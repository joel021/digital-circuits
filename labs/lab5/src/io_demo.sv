==> flow/design.v <==
`timescale 1ns / 1ps
`default_nettype none
module io_demo
	(
	input 	wire 			CLOCK_50,  
	input	 	wire [3:0]	KEY,  
	input	 	wire 	 		PS2_CLK,  
	input	 	wire 	 		PS2_DAT,  
	output 	wire [8:0]  LEDG  
);
	wire [31:0] keyb_char;
	keyboard keyb (.clock(CLOCK_50), .ps2_clk(PS2_CLK), .ps2_data(PS2_DAT), .keyb_char(keyb_char));  
	assign LEDG[0] = (keyb_char == 8'b01000001) ? 1 : 0;  
	assign LEDG[1] = (keyb_char == 8'b01000010) ? 1 : 0;
	assign LEDG[2] = (keyb_char == 8'b01000011) ? 1 : 0;
	assign LEDG[3] = (keyb_char == 8'b01000100) ? 1 : 0;
	assign LEDG[4] = (keyb_char == 8'b01000101) ? 1 : 0;
	assign LEDG[5] = (keyb_char == 8'b01000110) ? 1 : 0;
	assign LEDG[6] = (keyb_char == 8'b01000111) ? 1 : 0;
	assign LEDG[7] = (keyb_char == 8'b01001000) ? 1 : 0;  
endmodule
`timescale 1ns / 1ps
`default_nettype none
module keyboard(
   input wire clock,
   input wire ps2_clk,
   input wire ps2_data,  
   output logic [31:0] keyb_char
   );
   logic [31:0] temp_char = 0;
   logic [9:0]  bits = 0;
   logic [3:0]  count = 0;
   logic [1:0]  ps2_clk_prev2 = 2'b11;
   logic [19:0] timeout = 0;
   always @(posedge clock)
      ps2_clk_prev2 <= {ps2_clk_prev2[0], ps2_clk};
   always @(posedge clock)
   begin
      if((count == 11) || (timeout[19] == 1))
      begin
         count <= 0;
         if((temp_char[7:0] == 8'hE0) || (temp_char[7:0] == 8'hF0)) begin       
            temp_char[31:0] <= {temp_char[23:0], bits[7:0]};                    
            if((bits[7:0] != 8'hE0) && (bits[7:0] != 8'hF0))                    
               keyb_char <= {temp_char[23:0], bits[7:0]};                       
         end
         else begin                                                             
            temp_char[31:0] <= {24'b0, bits[7:0]};                              
            if((bits[7:0] != 8'hE0) && (bits[7:0] != 8'hF0))                    
               keyb_char <= {24'b0, bits[7:0]};                                 
         end
      end
      else
      begin
         if(ps2_clk_prev2 == 2'b10)  
         begin
            count <= count + 1;
            bits <= {ps2_data, bits[9:1]};
         end
      end
   end
   always @(posedge clock)
      timeout <= (count != 0) ? timeout + 1 : 0;  
endmodule
-- Tool chain data of io_demo
Tool output for the design above, in the order of the flow.
Line numbers count from 1 in the design file above.
Operators carry their Yosys type and port widths (W data, S select, Z words).
A cell with n/a has no value.
- design top: io_demo
- clock input: CLOCK_50
- library: sky130hd
- library corner: tt_025C_1v80

-- Elaborated design
Counts by Yosys on the flattened word-level netlist (proc, flatten, opt, wreduce; memories kept). Register bits leave out memories and registers merged into their read ports (data or address). Print and check cells are left out. Cells with the same type and inputs are merged into one.
- reductions and logical operators at 6
- noted $add $sub $neg: 2
- mux-type cells: 11
- noted eq/ne operators: 14
- bitwise logic cells: 1
- operator list (cell ; number):
    $eq A32 B7 Y1 const B ; 8
    $mux W32 ; 3
    $add A20 B1 Y20 const B ; 1
    $eq A8 B8 Y1 const B ; 2
    $ne A8 B8 Y1 const B ; 2
    $mux W1 ; 8
    $reduce_and A2 Y1 ; 2
    $add A4 B1 Y4 const B ; 1
    $eq A4 B4 Y1 const B ; 1
    $reduce_bool A4 Y1 ; 1
    $logic_or A1 B1 Y1 ; 2
    $eq A2 B2 Y1 const B ; 1
    $logic_and A1 B1 Y1 ; 1
    $not A1 Y1 ; 1
- cells after elaboration at 41
- input port bits: 7
- output and inout bits at 9
- noted flip-flop bits (word level): 92

-- Logic depth
Longest topological path by Yosys (ltp), each cell counted once; first at word level (registers and memories cut), then after technology mapping (sequential cells cut; the memories' decode and read muxes count).
- depth after elaboration: 4
- ABC_AREA: 0
- gate-level depth with buffers: 6
- gate-level depth less buffers at 6

-- Netlist
Source: synth_stat.txt of the flow (Yosys; design flattened, memories mapped). It holds for the ABC_AREA given above (unset counts as 0); a run with the other value may have another netlist.
- cell types (cell ; number):
    sky130_fd_sc_hd__edfxtp_1 ; 66
    sky130_fd_sc_hd__dfxtp_1 ; 26
    sky130_fd_sc_hd__and2_1 ; 18
    sky130_fd_sc_hd__nor2_1 ; 26
    sky130_fd_sc_hd__xnor2_1 ; 10
    sky130_fd_sc_hd__nor4_1 ; 11
    sky130_fd_sc_hd__nand2_1 ; 13
    sky130_fd_sc_hd__ha_1 ; 3
    sky130_fd_sc_hd__a21oi_1 ; 7
    sky130_fd_sc_hd__xor2_1 ; 4
    sky130_fd_sc_hd__nand4_1 ; 5
    sky130_fd_sc_hd__nand3_1 ; 6
    sky130_fd_sc_hd__nor3_1 ; 6
    sky130_fd_sc_hd__or4_1 ; 4
    sky130_fd_sc_hd__nand4_4 ; 1
    sky130_fd_sc_hd__o21ai_0 ; 4
    sky130_fd_sc_hd__nand4b_1 ; 2
    sky130_fd_sc_hd__nor4b_1 ; 2
Not listed: further types 19, cells in them 27.
- mapped cells: 241
- mapped area: 3414.5 µm²
- noted flip-flop cells: 92
The figures by module come from a second, unflattened synthesis with its own total; it is not the netlist above.
- noted cell total of the unflattened synthesis: 247
- area (unflattened synthesis): 3422.0 µm²
Rows give one instance, submodules left out.
- by module (module ; area (µm²) ; instances ; sequential area (µm²) ; cells):
    keyboard ; 3231.8 ; 1 ; 2502.4 ; 215
    io_demo ; 190.2 ; 1 ; 0.0 ; 32

-- Worst setup path after synthesis
OpenSTA on the mapped netlist: ideal clock, no wires. The path of least setup slack (recovery checks aside). Input and output delay are each 20% of the period. Register names are those of the netlist, which keeps one name where synthesis merged equal registers.
- path type: flip-flop to flip-flop
- start: register keyb.count[0]
- end: register keyb.keyb_char[0]
- path delay at 3.429 ns
- noted clock period: 4.39 ns
- noted slack: 0.961 ns
- noted data arrival time: 3.034 ns
- noted library setup time: 0.395 ns
- time at the first pin at 0.000 ns
- driving pins on the path at 5
- path buffers at 0
- synthesis period reached: 3.429 ns
"path delay" = arrival - input delay + setup time.
"driving pins on the path": output pins that drive a net of the path, with the launching flip-flop's if there is one; two outputs of one cell count as two.
"synthesis period reached" is the clock period less the worst setup slack; recovery checks do not enter. This is arithmetic on one report: input and output delays are still those of the set period (20% each).
The rows between start and end are the longest chain of elaborated cells between them; the timing report does not say that the signal goes this way. Where chains are equally long, one stands for them.
Each line given opens the expression or statement behind the cell; cells for indexed reads and writes are added by Yosys, which also makes memories of some case tables.
- cell sequence: sky130_fd_sc_hd__dfxtp_1 -> sky130_fd_sc_hd__ha_1 -> sky130_fd_sc_hd__nand2_1 -> sky130_fd_sc_hd__o21bai_1 -> sky130_fd_sc_hd__o41a_1
- noted length of the longest elaborated chain: 3
- elaborated cells on any way between the ends at 3
- classes of those cells: eq/ne (1); reduce/logical (2)
- ends and longest elaborated chain, post-synthesis (item ; line ; source):
    from (decl) ; 32 ; logic [3:0]  count = 0;
    from (assign) ; 41 ; count <= 0;
    from (assign) ; 57 ; count <= count + 1;
    $eq A4 B4 Y1 ; 39 ; if((count == 11) || (timeout[19] == 1))
    $logic_or A1 B1 Y1 ; 39 ;
    $reduce_and A2 Y1 ; n/a ;
    to (assign) ; 45 ; keyb_char <= {temp_char[23:0], bits[7:0]};
    to (assign) ; 50 ; keyb_char <= {24'b0, bits[7:0]};
    to (decl) ; 28 ; output logic [31:0] keyb_char

-- Path in the finished layout
Path of least setup slack in the final report of flow run 1 (OpenROAD, finished layout, wires in). Where an end is a register, its clock arrival counts in the times.
- path type: flip-flop to output port
- start: register keyb.keyb_char[13]
- end: output port LEDG[0]
- external output delay: 0.43 ns
- noted clock period: 2.16 ns
- noted slack: -0.19 ns
- noted data arrival time: 1.92 ns
- driving pins on the path at 7
- path buffers at 2
- time at the first pin at 0.36 ns
The rows between start and end are the longest chain of elaborated cells between them; the timing report does not say that the signal goes this way. Where chains are equally long, one stands for them.
- cell sequence: sky130_fd_sc_hd__edfxtp_1 -> sky130_fd_sc_hd__or4_4 -> sky130_fd_sc_hd__nor3_2 -> sky130_fd_sc_hd__buf_4 -> sky130_fd_sc_hd__nand3b_1 -> sky130_fd_sc_hd__nor2_1 -> sky130_fd_sc_hd__buf_2
- noted length of the longest elaborated chain: 2
- elaborated cells on any way between the ends at 2
- classes of those cells: eq/ne (1); mux (1)
- ends and longest elaborated chain, after layout (item ; line ; source):
    from (decl) ; 28 ; output logic [31:0] keyb_char
    from (assign) ; 45 ; keyb_char <= {temp_char[23:0], bits[7:0]};
    from (assign) ; 50 ; keyb_char <= {24'b0, bits[7:0]};
    $eq A32 B7 Y1 ; 13 ; assign LEDG[0] = (keyb_char == 8'b01000001) ? 1 : 0;
    $mux W1 ; 13 ;
    to (decl) ; 9 ; output wire [8:0] LEDG

==> results <==
Module io_demo, platform sky130hd: 2 stored runs of the flow (Yosys, OpenROAD) with differing settings, in no particular order. Input and output delays are each 20% of the period that was set; the output load is 0.01 pF.
"period achieved" = clock period - worst setup slack. The figure is calculated, with input and output delays left at 20% of the set period.
"worst setup path time" is the time allowed to the run's worst setup path (the clock period less input and output delay, where it has them) less its slack. Clock arrival times count: a late capture clock shortens it, a late launch clock lengthens it.
"power consumption" is the tool's figure for a default switching activity; nothing was simulated.

Flow run 1
Settings were period_ns = 2.16; CAP_MARGIN = 20; CORE_MARGIN = 2; CORE_UTILIZATION = 40; SLEW_MARGIN = 20
- noted the power consumption: 3,825 µW
- die footprint: 9,291.0 µm²
- area of the standard cells in the finished layout at 3,991.3 µm²
- synthesis area: 3,414.5 µm²
- worst setup path time at 1.92 ns
- kind of the worst setup path: flip-flop to output port
- noted the setup TNS: -1.338 ns
- noted the worst hold slack: 0.360 ns
- noted the post-layout utilization: 0.483
- period achieved at 2.349 ns
- worst slack on setup checks: -0.189 ns

Flow run 2
Settings were period_ns = 3.33; CORE_UTILIZATION = 58; PLACE_DENSITY_LB_ADDON = 0.19; HOLD_SLACK_MARGIN = 0.18; TNS_END_PERCENT = 80; CAP_MARGIN = 20; MAX_ROUTING_LAYER = met5; CORE_MARGIN = 2; SLEW_MARGIN = 20
- noted the power consumption: 2,403 µW
- die footprint: 6,516.5 µm²
- area of the standard cells in the finished layout at 3,851.2 µm²
- synthesis area: 3,414.5 µm²
- worst setup path time at 2.49 ns
- kind of the worst setup path: flip-flop to output port
- noted the setup TNS: 0.000 ns
- noted the worst hold slack: 0.356 ns
- noted the post-layout utilization: 0.687
- period achieved at 3.156 ns
- worst slack on setup checks: 0.174 ns
