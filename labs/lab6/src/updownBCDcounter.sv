==> flow/design.v <==
`timescale 1ns / 1ps
`default_nettype none
module updownBCDcounter #(parameter NDIG = 8) (
    input wire clk,
    input wire up, pause,
	 output wire [4*NDIG-1:0] value
	 );
	 genvar i;
	 logic [3:0] value_c [NDIG-1:0];
	 logic [NDIG-1:0] to;
	 updowncounterTo #(4, 9) count_  (clk, up, pause, 1, value_c[0], to[0]);
	 generate
		for (i = 1; i < NDIG; i++) begin: counter
			updowncounterTo #(4, 9) count  (.clk(clk), .up(up), .pause(pause), .enable(to[i-1]),.value(value_c[i]), .to(to[i]) );
		end
	 endgenerate
	 generate
		for (i = 0; i < NDIG; i++) begin: assign_
			assign value[4*i+3:4*i] = value_c[i];
		end
	 endgenerate
endmodule
`timescale 1ns / 1ps
`default_nettype none
module updowncounterTo #(parameter N = 4, T_O = 9)  (
	input wire clk, up, pause, enable,
	output reg [N-1:0] value = 0,
	output reg to = 0
	);
	reg[N-1:0] v_aux = 0;
	always @(posedge clk) begin
		if (enable) begin
			v_aux <= value;
			if (up && ~pause) begin
				if (value < T_O) begin
					value <= value + 1;
					to = 0;
				end
				else begin
					to <= 1;
					value <= 0;
				end
			end
			else if (~up && pause) begin
				value <= value;  
				to <= 0;
			end
			else if (~up && ~pause) begin
				if (value > 0) begin
					value <= value -1;
					to <= 0;
				end
				else begin
					value <= T_O;
					to <= 1;
				end
			end
			else begin
				value <= 0;  
				to <= 0;
			end
		end
		else begin
			value <= value;
			to <= 0;
		end
	end
endmodule
* Step by step through the tools: updownBCDcounter
What the tools print for updownBCDcounter, step after step.
Line numbers count from 1 in the design file above.
Operators carry their Yosys type and port widths (W data, S select, Z words).
Library cell names are shortened.
A cell with -- has no value.
- Top module :: updownBCDcounter
- Clock input :: clk
- Library :: sky130hd
- Corner :: tt_025C_1v80

* Word level
Source: Yosys, flattened and elaborated. Widths are those after wreduce. Registers that Yosys merges into a memory's read port (data or address) are not register bits. Print and check cells do not count.
- Flip-flop bits (word level) :: 39
- Output and inout bits :: 32
- Cells after elaboration :: 136
- Add/subtract/negate cells :: 16
- Magnitude comparators :: 16
- Equality and inequality tests :: 2
- Mux-type cells :: 75
- Bitwise gates (word level) :: 2
- Reduce/logical cells :: 10
** Operators by type and width (number)
- $mux W4 :: 40
- $mux W1 :: 35
- $add A4 B1 Y4 const B :: 8
- $sub A4 B1 Y4 const B :: 8
- $gt A4 B1 Y1 const B :: 8
- $lt A4 B4 Y1 const B :: 8
- $reduce_and A2 Y1 :: 7
- $logic_and A1 B1 Y1 :: 3
- $not A1 Y1 :: 2
- $ne A2 B1 Y1 const B :: 1
- $ne A2 B2 Y1 const B :: 1

* Depth
Yosys ltp: most cells in a row. Word level: on the elaborated netlist, between registers, memories and ports. Mapped: between sequential cells and ports; inverters and the memories' decode and read muxes count.
- Word-level depth :: 5
- ABC_AREA :: 0
- Depth in mapped cells :: 7
- Gate-level depth less buffers :: 6

* Synthesis result
Source: synth_stat.txt of the flow (Yosys; design flattened, memories mapped). It holds for the ABC_AREA given above (unset counts as 0); a run with the other value may have another netlist.
Totals and module areas in this step are rounded.
** Cell types
- edfxtp_1 :: number 32, area in all 960.922 um2
- ha_1 :: number 24, area in all 300.288 um2
- nor2_1 :: number 46, area in all 172.666 um2
- a21oi_1 :: number 29, area in all 145.139 um2
- dfxtp_1 :: number 7, area in all 140.134 um2
- o21ai_0 :: number 21, area in all 105.101 um2
- inv_1 :: number 24, area in all 90.086 um2
- nor3b_1 :: number 12, area in all 90.086 um2
- nor3_1 :: number 16, area in all 80.077 um2
- nand2_1 :: number 17, area in all 63.811 um2
- nand2b_1 :: number 10, area in all 62.56 um2
- nand4b_1 :: number 7, area in all 61.309 um2
- o211ai_1 :: number 8, area in all 60.058 um2
- a221oi_1 :: number 6, area in all 52.55 um2
- a31oi_1 :: number 8, area in all 50.048 um2
- and2_1 :: number 7, area in all 43.792 um2
- buf_6 :: number 3, area in all 33.782 um2
- and2b_1 :: number 3, area in all 22.522 um2
Not listed: further types 18, cells in them 24.
- Cells in the netlist :: 304
- Synthesis area :: 2700 um2
- Area of sequential cells :: 1100 um2
- Mapped flip-flops :: 39
- Buffer cells :: 10
The figures by module come from a second, unflattened synthesis with its own total; it is not the netlist above.
- Cell total of the unflattened synthesis :: 337
- Area total of the unflattened synthesis :: 3300 um2
Rows give one instance, submodules left out.
** By module
- updowncounterTo :: times used 8, cells 42, area 410 um2
- updownBCDcounter :: times used 1, cells 1, area 3.8 um2

* Path before layout
OpenSTA on the mapped netlist: ideal clock, no wires. The path of least setup slack (recovery checks aside). Input and output delay are each 20% of the period. Register names are those of the netlist, which keeps one name where synthesis merged equal registers.
- Kind :: reg-to-reg
- From :: register counter[4].count.value[0]
- To :: register counter[4].count.value[2]
- Clock period :: 1810 ps
- Setup time :: 265 ps
- Launch time at the first pin :: 0 ps
- Data arrival time :: 1574 ps
- Required time :: 1545 ps
- Setup slack :: -29 ps
- Delay of the path :: 1839 ps
- Stages on the path :: 7
- Synthesis period reached :: 1839 ps
"delay of the path" is the arrival time less input delay plus setup time.
"stages on the path": output pins that drive a net of the path, with the launching flip-flop's if there is one; two outputs of one cell count as two.
"synthesis period reached" is the clock period less the worst setup slack; recovery checks do not enter. This is arithmetic on one report: input and output delays are still those of the set period (20% each).
The rows between start and end are the longest chain of elaborated cells between them; the timing report does not say that the signal goes this way. Where chains are equally long, one stands for them.
Each line given opens the expression or statement behind the cell; cells for indexed reads and writes are added by Yosys, which also makes memories of some case tables.
At most two assigning lines are given for a register; there are more.
- Cells stage by stage :: edfxtp_1 inv_1 ha_1 or3b_2 nand2_1 a2bb2oi_1 mux2i_1
- Length of the longest elaborated chain :: 5
** Ends and longest elaborated chain, after synthesis
- from (decl) :: RTL line 27 : output reg [N-1:0] value = 0,
- from (assign) :: RTL line 36 : value <= value + 1;
- from (assign) :: RTL line 45 : value <= value;
- $sub A4 B1 Y4 :: RTL line 50 : value <= value -1;
- $mux W4 :: RTL line 49 : if (value > 0) begin
- $mux W4 :: RTL line 48 : else if (~up && ~pause) begin
- $mux W4 :: RTL line 44 : else if (~up && pause) begin
- $mux W4 :: RTL line 34 : if (up && ~pause) begin
- to (assign) :: RTL line 36
- to (assign) :: RTL line 45
- to (decl) :: RTL line 27

* Timing after layout
Path of least setup slack in the final report of record 1 (OpenROAD, finished layout, wires in). Where an end is a register, its clock arrival counts in the times.
The path's times are printed in steps of 10 ps; the period is the one set.
- Kind :: input-to-reg
- From :: input port pause
- To :: register counter[4].count.value[3]
- Clock period :: 1720 ps
- Setup time :: 160 ps
- Launch time at the first pin :: 340 ps
- Data arrival time :: 1940 ps
- Required time :: 1850 ps
- Setup slack :: -90 ps
- Stages on the path :: 8
The rows between start and end are the longest chain of elaborated cells between them; the timing report does not say that the signal goes this way. Where chains are equally long, one stands for them.
At most two assigning lines are given for a register; there are more.
The path ends at the data pin of a flip-flop with enable; ways to the enable are not counted.
- Cells stage by stage :: clkdlybuf4s50_1 buf_6 or2_1 buf_6 buf_6 nor3_2 o21ai_0 o211ai_1
- Length of the longest elaborated chain :: 5
** Ends and longest elaborated chain, after layout
- from (decl) :: RTL line 5 : input wire up, pause,
- $not A1 Y1 :: RTL line 48 : else if (~up && ~pause) begin
- $logic_and A1 B1 Y1 :: RTL line 48
- $mux W4 :: RTL line 48
- $mux W4 :: RTL line 44 : else if (~up && pause) begin
- $mux W4 :: RTL line 34 : if (up && ~pause) begin
- to (assign) :: RTL line 36 : value <= value + 1;
- to (assign) :: RTL line 45 : value <= value;
- to (decl) :: RTL line 27 : output reg [N-1:0] value = 0,

Memo
Re: implementation data of updownBCDcounter

Settings and measured results of 2 stored flow runs for module updownBCDcounter (sky130hd), not sorted in any way. The constraints put input and output delay at 20% of the set period each and load the outputs with 0.01 pF.
"clock period reached": clock period set for the run, less the worst setup slack. It is reckoned from that one timing run; input and output delays stay at 20% of the period that was set.
"worst setup path time" is the time allowed to the run's worst setup path (the clock period less input and output delay, where it has them) less its slack. Clock arrival times count: a late capture clock shortens it, a late launch clock lengthens it.
"worst setup path time" is known to 10 ps.
The results are shown rounded.

* Record 1
** Files
==> flow/run.sh <==
#!/bin/bash
# the make line also repeats the synthesis and layout settings of config.mk as NAME=value (left out here)
make -C /OpenROAD-flow-scripts/flow DESIGN_CONFIG=/design/flow/config.mk WORK_HOME=/design/flow/orfs CLKGATE_MAP_FILE= finish
==> flow/config.mk <==
export PLATFORM = sky130hd
export DESIGN_NAME = updownBCDcounter
export DESIGN_NICKNAME = updownBCDcounter
export VERILOG_FILES = /design/flow/design.v
export SDC_FILE = /design/flow/constraint.sdc
export NUM_CORES = 4
export LEC_CHECK = 0
export CAP_MARGIN = 20
export CELL_PAD_IN_SITES_DETAIL_PLACEMENT = 1
export CORE_MARGIN = 3
export CORE_UTILIZATION = 41
export CTS_CLUSTER_SIZE = 23
export GPL_TIMING_DRIVEN = 0
export SETUP_SLACK_MARGIN = -0.15
export SLEW_MARGIN = 25
==> flow/constraint.sdc <==
create_clock -name core_clock -period 1.72 [get_ports {clk}]
set_input_delay 0.3440 -clock core_clock [delete_from_list [all_inputs] [get_ports {clk}]]
set_output_delay 0.3440 -clock core_clock [all_outputs]
set_load 0.01 [all_outputs]
** Results
- Netlist area reported by Yosys :: 2,700 um2
- Die area :: 7,600 um2
- Standard-cell area of the final layout :: 3,500 um2
- Worst setup slack after layout :: -89 ps
- Total negative slack :: -1,000 ps
- Worst hold slack in the final report :: 470 ps
- Clock period reached :: 1,809 ps
- Worst setup path time :: 1,470 ps
- Type of the worst setup path :: input-to-reg

* Record 2
** Files
==> flow/run.sh <==
#!/bin/bash
# the make line also repeats the synthesis and layout settings of config.mk as NAME=value (left out here)
make -C /OpenROAD-flow-scripts/flow DESIGN_CONFIG=/design/flow/config.mk WORK_HOME=/design/flow/orfs CLKGATE_MAP_FILE= finish
==> flow/config.mk <==
export PLATFORM = sky130hd
export DESIGN_NAME = updownBCDcounter
export DESIGN_NICKNAME = updownBCDcounter
export VERILOG_FILES = /design/flow/design.v
export SDC_FILE = /design/flow/constraint.sdc
export NUM_CORES = 4
export LEC_CHECK = 0
export CAP_MARGIN = 20
export CORE_MARGIN = 2
export CORE_UTILIZATION = 40
export SLEW_MARGIN = 20
==> flow/constraint.sdc <==
create_clock -name core_clock -period 1.41 [get_ports {clk}]
set_input_delay 0.2820 -clock core_clock [delete_from_list [all_inputs] [get_ports {clk}]]
set_output_delay 0.2820 -clock core_clock [all_outputs]
set_load 0.01 [all_outputs]
** Results
- Netlist area reported by Yosys :: 2,700 um2
- Die area :: 7,400 um2
- Standard-cell area of the final layout :: 5,000 um2
- Worst setup slack after layout :: -260 ps
- Total negative slack :: -2,700 ps
- Worst hold slack in the final report :: 470 ps
- Clock period reached :: 1,670 ps
- Worst setup path time :: 1,670 ps
- Type of the worst setup path :: reg-to-reg
